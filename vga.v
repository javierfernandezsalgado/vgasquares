==> flow/design.v <==
`timescale 1ns / 1ps
module vga(
    input CLK,  
    output HS, VS,
    output [9:0] x,
    output reg [9:0] y,
    output blank
    );
reg a ;
reg [9:0] xc;
assign blank = ((xc < 160) | (xc > 800) | (y > 479));
assign HS = ~ ((xc > 16) & (xc < 112));
assign VS = ~ ((y > 491) & (y < 494));
assign x = ((xc < 160)?0:(xc - 160));
always @(posedge CLK)
begin
  if (xc == 800)
  begin
    xc <= 0;
    y <= y + 1;
  end
  else begin
    xc <= xc + 1;
  end
  if (y == 524)
  begin
    y <= 0; 
  end
end
endmodule
; Tool chain data of vga
; Tool output for the design above, in the order of the flow.
; Line numbers count from 1 in the design file above.
; A cell with - has no value.
[inputs]
design = vga
clk_port = CLK
library = sky130hd
pvt_corner = tt_025C_1v80

; Elaborated design
; Yosys after proc, flatten, opt, wreduce and memory -nomap, before mapping. Enables and synchronous resets that opt folds into registers are not counted as muxes. Memory bits, and registers merged into a memory's read port (data or address), are not among the register bits. Print and check cells are not counted. Equal cells are merged and count once.
[classes]
n_logic = 6
equal = 2
muxes = 1
compare = 7
add_sub_neg = 3
[op_table]
columns = op, n
row1 = adder 10 x 1 -> 10 bit (second input constant), 2
row2 = == test 10 bit (second input constant), 2
row3 = > comparator 10 x 9 -> 1 bit (second input constant), 2
row4 = > comparator 10 bit (second input constant), 1
row5 = > comparator 10 x 5 -> 1 bit (second input constant), 1
row6 = less-than comparator 10 x 7 -> 1 bit (second input constant), 1
row7 = subtractor 10 x 8 -> 10 bit (second input constant), 1
row8 = less-than comparator 10 x 8 -> 1 bit (second input constant), 1
row9 = less-than comparator 10 x 9 -> 1 bit (second input constant), 1
row10 = two-way mux 10 bit, 1
row11 = AND 1 bit, 2
row12 = bitwise OR 1 bit, 2
row13 = inverter 1 bit, 2
[bits]
elab_cells = 21
input_bits = 1
register_bits = 20
out_inout_bits = 23

; Longest topological paths
; Yosys ltp: most cells in a row. Word level: on the elaborated netlist, between registers, memories and ports. Mapped: between sequential cells and ports; inverters and the memories' decode and read muxes count.
[depth]
ltp_word = 3
ABC_AREA = 0
depth_mapped = 7
ltp_nobuf = 6

; Netlist
; The flow's flattened synthesis, as Yosys stat reports it; memories are mapped. The netlist is that of the ABC_AREA named above (0 if unset); the other value can give another one.
[mapped]
ff_cells = 20
seq_area_um2 = 400.4
n_buf = 7
yosys_area_um2 = 1144.8
stdcells = 131
[types]
columns = type, n, area_total_um2
row1 = sky130_fd_sc_hd__dfxtp_1, 20, 400.384
row2 = sky130_fd_sc_hd__xnor2_1, 11, 96.342
row3 = sky130_fd_sc_hd__ha_1, 6, 75.072
row4 = sky130_fd_sc_hd__nor2_1, 16, 60.058
row5 = sky130_fd_sc_hd__buf_6, 4, 45.043
row6 = sky130_fd_sc_hd__nand2_1, 11, 41.29
row7 = sky130_fd_sc_hd__nand4_1, 6, 37.536
row8 = sky130_fd_sc_hd__inv_1, 8, 30.029
row9 = sky130_fd_sc_hd__xor2_1, 3, 26.275
row10 = sky130_fd_sc_hd__and2_1, 4, 25.024
row11 = sky130_fd_sc_hd__and3_1, 4, 25.024
row12 = sky130_fd_sc_hd__nor2b_1, 4, 25.024
row13 = sky130_fd_sc_hd__nor3_1, 5, 25.024
row14 = sky130_fd_sc_hd__o21ai_0, 5, 25.024
row15 = sky130_fd_sc_hd__nor4b_4, 1, 23.773
row16 = sky130_fd_sc_hd__o211ai_1, 3, 22.522
row17 = sky130_fd_sc_hd__mux2i_1, 2, 20.019
row18 = sky130_fd_sc_hd__nand3_1, 4, 20.019
; Other cell types: 14; their cells: 14.

; Worst setup path after synthesis
; OpenSTA on the mapped netlist: ideal clock, no wires. The path of least setup slack (recovery checks aside). Input and output delay are each 20% of the period. Register names are those of the netlist, which keeps one name where synthesis merged equal registers.
[synth_timing]
kind = flip-flop to output port
start = register xc[0]
end = output port blank
t_required_ps = 2480
launch_ps = 0
setup_slack_ps = 1107
period_ps = 3100
driving_pins = 7
path_delay_ps = 1373
output_delay_ps = 620
arrival_time_ps = 1373
path_buffers = 1
period_less_setup_slack_ps = 1993
; "path_delay_ps" = arrival - input delay + setup time.
; At an output port there is no setup time.
; "driving_pins" counts driving pins, that of a launching flip-flop among them; a cell with two outputs on the path counts twice.
; "period_less_setup_slack_ps" = period - worst setup slack (recovery checks aside). The figure is calculated, with input and output delays left at 20% of the set period.
; Between the ends stands the longest chain of elaborated cells between them, by number of cells; it is not shown to be the way that was timed. Of several equally long chains one is given.
; A line is the first line of the expression or statement that the cell stems from. Yosys adds cells for indexed reads and writes and turns some case tables into memories.
[synth_via]
cell_sequence = sky130_fd_sc_hd__dfxtp_1 sky130_fd_sc_hd__inv_1 sky130_fd_sc_hd__ha_1 sky130_fd_sc_hd__nor3b_2 sky130_fd_sc_hd__and4_4 sky130_fd_sc_hd__buf_6 sky130_fd_sc_hd__o21ai_0
elab_chain_cells = 3
cone_cells = 4
classes_between = compare: 2; logic: 2
[synth_lines]
columns = item, line_no
row1 = from (decl), 10  ; reg [9:0] xc;
row2 = from (assign), 19  ; xc <= 0;
row3 = from (assign), 23  ; xc <= xc + 1;
row4 = less-than comparator 10 x 8 -> 1 bit, 11  ; assign blank = ((xc < 160) | (xc > 800) | (y > 479));
row5 = bitwise OR 1 bit (2 in a row), 11
row6 = to (decl), 7  ; output blank

; Path in the finished layout
; Path of least setup slack in the final report of stored run 2 (OpenROAD, finished layout, wires in). Where an end is a register, its clock arrival counts in the times.
; The path's times are printed in steps of 10 ps; the period is the one set.
[layout_timing]
kind = flip-flop to output port
start = register xc[0]
end = output port HS
setup_slack_ps = 990
path_buffers = 2
period_ps = 3120
driving_pins = 8
arrival_time_ps = 1510
t_required_ps = 2500
launch_ps = 260
output_delay_ps = 620
; Between the ends stands the longest chain of elaborated cells between them, by number of cells; it is not shown to be the way that was timed. Of several equally long chains one is given.
[layout_via]
cell_sequence = sky130_fd_sc_hd__dfxtp_2 sky130_fd_sc_hd__inv_2 sky130_fd_sc_hd__ha_2 sky130_fd_sc_hd__nor3b_4 sky130_fd_sc_hd__buf_4 sky130_fd_sc_hd__o211ai_1 sky130_fd_sc_hd__o211ai_1 sky130_fd_sc_hd__buf_2
elab_chain_cells = 3
cone_cells = 4
lines_between = 1
classes_between = compare: 2; logic: 2
[layout_lines]
columns = item, line_no
row1 = from (decl), 10  ; reg [9:0] xc;
row2 = from (assign), 19  ; xc <= 0;
row3 = from (assign), 23  ; xc <= xc + 1;
row4 = > comparator 10 x 5 -> 1 bit, 12  ; assign HS = ~ ((xc > 16) & (xc < 112));
row5 = AND 1 bit, 12
row6 = inverter 1 bit, 12
row7 = to (decl), 4  ; output HS, VS,

Ticket comment

Below are 2 stored runs of the flow (Yosys, OpenROAD; platform sky130hd) on vga, each with its settings and what was measured, unordered. Constraints: input delay and output delay 20% of the set period each, output load 0.01 pF.
"timing.achieved_period_ps" is the run's clock period less its worst setup slack. It is reckoned from that one timing run; input and output delays stay at 20% of the period that was set.
"worst_path_time_ps" is the time allowed to the run's worst setup path (the clock period less input and output delay, where it has them) less its slack. Clock arrival times count: a late capture clock shortens it, a late launch clock lengthens it.
"worst_path_time_ps" is given in steps of 10 ps.

# stored run 1
==> flow/run.sh <==
#!/bin/bash
# the make line also repeats the synthesis and layout settings of config.mk as NAME=value (left out here)
make -C /OpenROAD-flow-scripts/flow DESIGN_CONFIG=/design/flow/config.mk WORK_HOME=/design/flow/orfs CLKGATE_MAP_FILE= finish
==> flow/config.mk <==
export PLATFORM = sky130hd
export DESIGN_NAME = vga
export DESIGN_NICKNAME = vga
export VERILOG_FILES = /design/flow/design.v
export SDC_FILE = /design/flow/constraint.sdc
export NUM_CORES = 4
export LEC_CHECK = 0
export CAP_MARGIN = 20
export CELL_PAD_IN_SITES_DETAIL_PLACEMENT = 2
export CELL_PAD_IN_SITES_GLOBAL_PLACEMENT = 0
export CORE_MARGIN = 2
export CORE_UTILIZATION = 60
export GPL_TIMING_DRIVEN = 0
export MAX_ROUTING_LAYER = met5
export PLACE_DENSITY_LB_ADDON = 0.18
export SETUP_SLACK_MARGIN = -0.0
export SLEW_MARGIN = 20
==> flow/constraint.sdc <==
create_clock -name core_clock -period 1.31 [get_ports {CLK}]
set_input_delay 0.2620 -clock core_clock [delete_from_list [all_inputs] [get_ports {CLK}]]
set_output_delay 0.2620 -clock core_clock [all_outputs]
set_load 0.01 [all_outputs]

==> stored run 1: results <==
outcome="not finished: placement ended with error DPL-0033"

# stored run 2
==> flow/run.sh <==
#!/bin/bash
# the make line also repeats the synthesis and layout settings of config.mk as NAME=value (left out here)
make -C /OpenROAD-flow-scripts/flow DESIGN_CONFIG=/design/flow/config.mk WORK_HOME=/design/flow/orfs CLKGATE_MAP_FILE= finish
==> flow/config.mk <==
export PLATFORM = sky130hd
export DESIGN_NAME = vga
export DESIGN_NICKNAME = vga
export VERILOG_FILES = /design/flow/design.v
export SDC_FILE = /design/flow/constraint.sdc
export NUM_CORES = 4
export LEC_CHECK = 0
export CAP_MARGIN = 20
export CORE_MARGIN = 2
export CORE_UTILIZATION = 28
export CTS_CLUSTER_DIAMETER = 211
export MIN_ROUTING_LAYER = met1
export PLACE_DENSITY = 0.37
export SETUP_SLACK_MARGIN = 0.9
export SLEW_MARGIN = 20
==> flow/constraint.sdc <==
create_clock -name core_clock -period 3.12 [get_ports {CLK}]
set_input_delay 0.6240 -clock core_clock [delete_from_list [all_inputs] [get_ports {CLK}]]
set_output_delay 0.6240 -clock core_clock [all_outputs]
set_load 0.01 [all_outputs]

==> stored run 2: results <==
holdWs_ps=477
worst_path_time_ps=1510
timing.worst_path_kind="flip-flop to output port"
timing.achieved_period_ps=2134
die_footprint_um2=4616.5
timing.setup.ws_ps=986
finalUtil_pct=39.2
ys_area_um2=1144.8
stdcell_area_um2=1557.7
